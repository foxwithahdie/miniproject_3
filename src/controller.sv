==> flow/design.v <==
module controller (
    input logic clk, 
    output logic load_sreg, 
    output logic transmit_pixel, 
    output logic [5:0] pixel
);
    localparam TRANSMIT_FRAME       = 1'b0;
    localparam IDLE                 = 1'b1;
    localparam [2:0] READ_CH_VALS   = 3'b001;
    localparam [2:0] LOAD_SREG      = 3'b010;
    localparam [2:0] TRANSMIT_PIXEL = 3'b100;
    localparam [8:0] TRANSMIT_CYCLES    = 9'd360;        
    localparam [19:0] IDLE_CYCLES       = 20'd351832;    
    logic state = TRANSMIT_FRAME;
    logic next_state;
    logic [2:0] transmit_phase = READ_CH_VALS;
    logic [2:0] next_transmit_phase;
    logic [5:0] pixel_counter = 6'd63;
    logic [8:0] transmit_counter = 9'd0;
    logic [19:0] idle_counter = 20'd0;
    logic transmit_pixel_done;
    logic idle_done;
    assign transmit_pixel_done = (transmit_counter == TRANSMIT_CYCLES - 1);
    assign idle_done = (idle_counter == IDLE_CYCLES - 1);
    always_ff @(negedge clk) begin
        state <= next_state;
        transmit_phase <= next_transmit_phase;
    end
    always_comb begin
        next_state = 1'bx;
        unique case (state)
            TRANSMIT_FRAME:
                if ((pixel_counter == 6'd0) && (transmit_pixel_done))
                    next_state = IDLE;
                else
                    next_state = TRANSMIT_FRAME;
            IDLE:
                if (idle_done)
                    next_state = TRANSMIT_FRAME;
                else
                    next_state = IDLE;
        endcase
    end
    always_comb begin
        next_transmit_phase = READ_CH_VALS;
        if (state == TRANSMIT_FRAME) begin
            case (transmit_phase)
                READ_CH_VALS:
                    next_transmit_phase = LOAD_SREG;
                LOAD_SREG:
                    next_transmit_phase = TRANSMIT_PIXEL;
                TRANSMIT_PIXEL:
                    next_transmit_phase = transmit_pixel_done ? READ_CH_VALS : TRANSMIT_PIXEL;
            endcase
        end
    end
    always_ff @(negedge clk) begin
        if ((state == TRANSMIT_FRAME) && transmit_pixel_done) begin
            pixel_counter <= pixel_counter - 1;
        end
    end
    always_ff @(negedge clk) begin
        if (transmit_phase == TRANSMIT_PIXEL) begin
            transmit_counter <= transmit_counter + 1;
        end
        else begin
            transmit_counter <= 9'd0;
        end
    end
    always_ff @(negedge clk) begin
        if (state == IDLE) begin
            idle_counter <= idle_counter + 1;
        end
        else begin
            idle_counter <= 20'd0;
        end
    end
    assign pixel = pixel_counter;
    assign load_sreg = (transmit_phase == LOAD_SREG);
    assign transmit_pixel = (transmit_phase == TRANSMIT_PIXEL);
endmodule
### From RTL to reports: controller

What the tools print for controller, step after step.
Line numbers count from 1 in the design file above.
Library cell names are shortened.
A cell with n/a has no value.

| design | value |
|---|---|
| design top | controller |
| clock input | clk |
| library | sky130hd |
| library corner | tt_025C_1v80 |

### Word-level counts

Counts by Yosys on the flattened word-level netlist (proc, flatten, opt, wreduce; memories kept). Register bits leave out memories and registers merged into their read ports (data or address); mux counts leave out enables and synchronous resets folded into registers. Print and check cells are left out. Cells with the same type and inputs are merged into one.

| operators by class | value |
|---|---|
| add/sub/neg operators | 3 |
| multipliers | 0 |
| divide/modulo/power cells | 0 |
| magnitude comparators | 0 |
| equal/unequal tests | 5 |
| shift-type cells | 0 |
| mux-type cells | 5 |
| bitwise gates (word level) | 1 |
| reduce/logical cells | 3 |

Operators with widths:

| cell | count |
|---|---|
| 20-bit by 1-bit adder with 20-bit output with constant B | 1 |
| 20-bit by 19-bit equality test with 1-bit output with constant B | 1 |
| 9-bit by 1-bit adder with 9-bit output with constant B | 1 |
| 9-bit equality test with constant B | 1 |
| 3-bit case mux with 3-bit select | 1 |
| 6-bit by 1-bit subtractor with 6-bit output with constant B | 1 |
| 6-bit logical NOT | 1 |
| 3-bit by 1-bit equality test with 1-bit output with constant B | 1 |
| 3-bit by 2-bit equality test with 1-bit output with constant B | 1 |
| 3-bit equality test with constant B | 1 |
| 3-bit 2-to-1 mux | 1 |
| 1-bit logical AND | 2 |
| 1-bit case mux with 2-bit select | 1 |
| 1-bit 2-to-1 mux | 2 |
| 1-bit NOT | 1 |

| word-level totals | value |
|---|---|
| register bits | 39 |
| bits in latches | 0 |
| bits in writable memories | 0 |
| memory bits (read-only) | 0 |
| clocked read ports x word width | 0 |
| memory cells | 0 |
| elaborated cells | 22 |

### Logic depth

Yosys ltp: most cells in a row. Word level: on the elaborated netlist, between registers, memories and ports. Mapped: between sequential cells and ports; inverters and the memories' decode and read muxes count.

| depth | value |
|---|---|
| depth in word-level cells | 4 |
| ABC_AREA | 1 |
| mapped depth | 8 |
| mapped depth without buffers | 8 |

### After synthesis

The flow's flattened synthesis, as Yosys stat reports it; memories are mapped. The netlist is that of the ABC_AREA named above (0 if unset); the other value can give another one.
Totals and module areas in this step are rounded.

| mapped netlist | value |
|---|---|
| standard cells after synthesis | 245 |
| cell area after synthesis | 1848 um^2 |
| sequential part of the area | 840.8 um^2 |
| flip-flop cells | 39 |
| buffer cells | 2 |

Cell types:

| cell | count | area in all (um^2) |
|---|---|---|
| dfxtp_1 | 33 | 660.634 |
| edfxtp_1 | 6 | 180.173 |
| nand2_1 | 43 | 161.405 |
| inv_1 | 40 | 150.144 |
| nor2_1 | 35 | 131.376 |
| nand3_1 | 22 | 110.106 |
| a21oi_1 | 19 | 95.091 |
| ha_1 | 4 | 50.048 |
| nand4_1 | 8 | 50.048 |
| xor2_1 | 5 | 43.792 |
| o21ai_0 | 7 | 35.034 |
| nor2_4 | 3 | 33.782 |
| nor3_1 | 6 | 30.029 |
| nor2_8 | 1 | 20.019 |
| nand2_2 | 3 | 18.768 |
| nor3_4 | 1 | 16.266 |
| nor2_2 | 2 | 12.512 |
| nand2_4 | 1 | 11.261 |

Not listed: further types 5, cells in them 6.

Ticket comment

Stored flow runs of controller (2 of them; Yosys, OpenROAD, sky130hd). They differ in their settings and are not a sequence. Constraints: input delay and output delay 20% of the set period each, output load 0.01 pF.
"total power after layout" is the tool's figure for a default switching activity; nothing was simulated.
The results are shown rounded.

## Run A

==> flow/run.sh <==
#!/bin/bash
# the make line also repeats the synthesis and layout settings of config.mk as NAME=value (left out here)
make -C /OpenROAD-flow-scripts/flow DESIGN_CONFIG=/design/flow/config.mk WORK_HOME=/design/flow/orfs CLKGATE_MAP_FILE= finish
==> flow/config.mk <==
export PLATFORM = sky130hd
export DESIGN_NAME = controller
export DESIGN_NICKNAME = controller
export VERILOG_FILES = /design/flow/design.v
export SDC_FILE = /design/flow/constraint.sdc
export NUM_CORES = 4
export LEC_CHECK = 0
export ABC_AREA = 1
export CAP_MARGIN = 20
export CELL_PAD_IN_SITES_DETAIL_PLACEMENT = 0
export CORE_MARGIN = 2
export CORE_UTILIZATION = 41
export PLACE_DENSITY_LB_ADDON = 0.21
export SETUP_SLACK_MARGIN = 0.12
export SLEW_MARGIN = 30
==> flow/constraint.sdc <==
create_clock -name core_clock -period 3.66 [get_ports {clk}]
set_input_delay 0.7320 -clock core_clock [delete_from_list [all_inputs] [get_ports {clk}]]
set_output_delay 0.7320 -clock core_clock [all_outputs]
set_load 0.01 [all_outputs]

| result of run A | value |
|---|---|
| total power after layout | 950.4 µW |
| post-route setup TNS | 0.000 ns |
| utilization after layout | 0.524 |
| die size | 5060 um^2 |
| std-cell area (final layout) | 2281 um^2 |
| netlist area reported by Yosys | 1848 um^2 |
| setup slack of the worst path | 0.012 ns |
| worst hold slack in the final report | 0.452 ns |

## Run B

==> flow/run.sh <==
#!/bin/bash
# the make line also repeats the synthesis and layout settings of config.mk as NAME=value (left out here)
make -C /OpenROAD-flow-scripts/flow DESIGN_CONFIG=/design/flow/config.mk WORK_HOME=/design/flow/orfs CLKGATE_MAP_FILE= finish
==> flow/config.mk <==
export PLATFORM = sky130hd
export DESIGN_NAME = controller
export DESIGN_NICKNAME = controller
export VERILOG_FILES = /design/flow/design.v
export SDC_FILE = /design/flow/constraint.sdc
export NUM_CORES = 4
export LEC_CHECK = 0
export CAP_MARGIN = 20
export CORE_MARGIN = 9
export CORE_UTILIZATION = 28
export CTS_CLUSTER_DIAMETER = 181
export CTS_CLUSTER_SIZE = 87
export GPL_TIMING_DRIVEN = 0
export PLACE_DENSITY_LB_ADDON = 0.19
export SETUP_SLACK_MARGIN = 0.53
export SLEW_MARGIN = 20
==> flow/constraint.sdc <==
create_clock -name core_clock -period 2.03 [get_ports {clk}]
set_input_delay 0.4060 -clock core_clock [delete_from_list [all_inputs] [get_ports {clk}]]
set_output_delay 0.4060 -clock core_clock [all_outputs]
set_load 0.01 [all_outputs]

| result of run B | value |
|---|---|
| total power after layout | 1612 µW |
| post-route setup TNS | -2.537 ns |
| utilization after layout | 0.408 |
| die size | 9235 um^2 |
| std-cell area (final layout) | 2415 um^2 |
| netlist area reported by Yosys | 1708 um^2 |
| setup slack of the worst path | -0.457 ns |
| worst hold slack in the final report | 0.444 ns |
